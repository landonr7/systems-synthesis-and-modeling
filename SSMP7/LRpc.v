==> flow/design.v <==
module pc (
	input clk, reset, inc,
	output reg [15:0] 	pc_out
);
always @(posedge clk)
  if (!reset)
		pc_out = 16'd0;
	else if (inc)
			pc_out = pc_out + 1;
endmodule
# Tool chain data of pc
# What the tools print for pc, step after step.
# Line numbers count from 1 in the design file above.
# Operators carry their Yosys type and port widths (W data, S select, Z words).
# Cell names lack the library's common part.
# The mark -- stands for no value.
# inputs
design,pc
clk_port,clk
lib,sky130hd
lib_corner,tt_025C_1v80

# Word-level counts
# Counts by Yosys on the flattened word-level netlist (proc, flatten, opt, wreduce; memories kept). Register bits leave out memories and registers merged into their read ports (data or address); mux counts leave out enables and synchronous resets folded into registers. Print and check cells are left out. Cells with the same type and inputs are merged into one.
# word_totals
word_cells,2
out_inout_bits,16
reg_bits,16
# classes
n_addsub,1
# op_table
operator,count
$add A16 B1 Y16 const B,1

# Longest topological paths
# Depth = most cells in a row (Yosys ltp): at word level without a register or memory, in the mapped netlist without a sequential cell, where the memories' decode and read muxes count.
# depth
depth_word,1
ABC_AREA,0
mapped_depth,5
ltp_nobuf,5

# Synthesis result
# The flow's flattened synthesis, as Yosys stat reports it; memories are mapped. The netlist is that of the ABC_AREA named above (0 if unset); the other value can give another one.
# The area totals of this step are shown rounded.
# synth_totals
ff_cells,16
mapped_area_mm2,0.0007445
seqArea_mm2,0.0003203
stdcells,83
# types
cell,count
dfxtp_1,16
xnor2_1,6
nor2_1,12
mux2i_1,4
nand2_1,10
xor2_1,4
nand4_4,1
nor4_4,1
nor4_1,3
inv_1,4
nand3_1,3
nor3_1,3
ha_1,1
nand2b_1,2
nand4_1,2
a21oi_1,2
nor4b_1,1
o41ai_1,1
# Other cell types: 6; their cells: 7.

# Worst setup path after synthesis
# Source: OpenSTA report_checks on the synthesized netlist (no wires, ideal clock, input and output delay 20% of the period each), path of least setup slack; recovery checks are left aside. Register names are those of the netlist, which keeps one name where synthesis merged equal registers.
# synth_timing
path_type,reg2reg
from,register pc_out[5]
to,register pc_out[15]
path_buffers,0
arrival_time_ns,1.513
slack_ns,-0.124
t_first_pin_ns,0.000
stages,5
t_required_ns,1.388
path_delay_ns,1.585
tclk_ns,1.46
synth_period_reached_ns,1.584
# "path_delay_ns" is the arrival time less input delay plus setup time.
# "stages" counts driving pins, that of a launching flip-flop among them; a cell with two outputs on the path counts twice.
# "synth_period_reached_ns" = period - worst setup slack (recovery checks aside). The figure is calculated, with input and output delays left at 20% of the set period.
# The rows between start and end are the longest chain of elaborated cells between them; the timing report does not say that the signal goes this way. Where chains are equally long, one stands for them.
# Each line given opens the expression or statement behind the cell; cells for indexed reads and writes are added by Yosys, which also makes memories of some case tables.
# synth_between
cell_sequence,dfxtp_1 > nand4_1 > or2_2 > nor4b_1 > mux2i_1
elab_chain_len,1
cone_cells,1
lines_between,1
# synth_lines
element,line,rtl
start: declaration,3,output reg [15:0] pc_out
start: assignment,7,pc_out = 16'd0;
start: assignment,9,pc_out = pc_out + 1;
$add A16 B1 Y16,9,
end: assignment,7,
end: assignment,9,
end: declaration,3,

# Path in the finished layout
# From the final timing report of flow run 1: the path of least setup slack in the routed layout; clock arrival at registers is part of the times.
# layout_timing
path_type,reg2out
from,register pc_out[9]
to,output port pc_out[9]
path_buffers,1
tclk_ns,1.69
arrival_time_ns,1.25
t_required_ns,1.35
t_first_pin_ns,0.28
stages,2
slack_ns,0.10
# layout_between
cell_sequence,dfxtp_1 > clkdlybuf4s50_1
elab_chain_len,0
cone_cells,0
lines_between,0
# layout_lines
element,line,rtl
start: declaration,3,output reg [15:0] pc_out
start: assignment,7,pc_out = 16'd0;
start: assignment,9,pc_out = pc_out + 1;
end: declaration,3,

Below are 2 stored runs of the flow (Yosys, OpenROAD; platform sky130hd) on pc, each with its settings and what was measured, unordered. Constraints: input delay and output delay 20% of the set period each, output load 0.01 pF.
"achieved_period_ns": clock period set for the run, less the worst setup slack. It is reckoned from that one timing run; input and output delays stay at 20% of the period that was set.
"worst_path_time_ns" is the time allowed to the run's worst setup path (the clock period less input and output delay, where it has them) less its slack. Clock arrival times count: a late capture clock shortens it, a late launch clock lengthens it.
"design_power_mw": no workload was simulated; the value follows from the tool's default switching activity.
The results are shown rounded.

Flow run 1, flow files:
==> flow/run.sh <==
#!/bin/bash
# the make line also repeats the synthesis and layout settings of config.mk as NAME=value (left out here)
make -C /OpenROAD-flow-scripts/flow DESIGN_CONFIG=/design/flow/config.mk WORK_HOME=/design/flow/orfs CLKGATE_MAP_FILE= finish
==> flow/config.mk <==
export PLATFORM = sky130hd
export DESIGN_NAME = pc
export DESIGN_NICKNAME = pc
export VERILOG_FILES = /design/flow/design.v
export SDC_FILE = /design/flow/constraint.sdc
export NUM_CORES = 4
export LEC_CHECK = 0
export CAP_MARGIN = 20
export CORE_MARGIN = 2
export CORE_UTILIZATION = 26
export SLEW_MARGIN = 20
==> flow/constraint.sdc <==
create_clock -name core_clock -period 1.69 [get_ports {clk}]
set_input_delay 0.3380 -clock core_clock [delete_from_list [all_inputs] [get_ports {clk}]]
set_output_delay 0.3380 -clock core_clock [all_outputs]
set_load 0.01 [all_outputs]

==> results of flow run 1, as CSV <==
result,value
die_footprint_mm2,0.003307
synthesis_area_mm2,0.0007445
worst_path_time_ns,1.25
critical_path_kind,"reg2out"
setup_worst_slack_ns,0.103
util_pct,39.4
design_power_mw,0.6934
timing.hold.ws_ns,0.480
fin_tns_ns,0.000
final_cell_area_mm2,0.001077
achieved_period_ns,1.587

Flow run 2, flow files:
==> flow/run.sh <==
#!/bin/bash
# the make line also repeats the synthesis and layout settings of config.mk as NAME=value (left out here)
make -C /OpenROAD-flow-scripts/flow DESIGN_CONFIG=/design/flow/config.mk WORK_HOME=/design/flow/orfs CLKGATE_MAP_FILE= finish
==> flow/config.mk <==
export PLATFORM = sky130hd
export DESIGN_NAME = pc
export DESIGN_NICKNAME = pc
export VERILOG_FILES = /design/flow/design.v
export SDC_FILE = /design/flow/constraint.sdc
export NUM_CORES = 4
export LEC_CHECK = 0
export ABC_AREA = 0
export CAP_MARGIN = 35
export CELL_PAD_IN_SITES_GLOBAL_PLACEMENT = 0
export CORE_ASPECT_RATIO = 0.55
export CORE_MARGIN = 3
export CORE_UTILIZATION = 59
export CTS_CLUSTER_SIZE = 37
export MAX_ROUTING_LAYER = met5
export PLACE_DENSITY_LB_ADDON = 0.22
export SETUP_SLACK_MARGIN = 0.24
export SLEW_MARGIN = 5
==> flow/constraint.sdc <==
create_clock -name core_clock -period 0.939 [get_ports {clk}]
set_input_delay 0.1878 -clock core_clock [delete_from_list [all_inputs] [get_ports {clk}]]
set_output_delay 0.1878 -clock core_clock [all_outputs]
set_load 0.01 [all_outputs]

Flow run 2: incomplete, floorplanning halted on PDN-0185
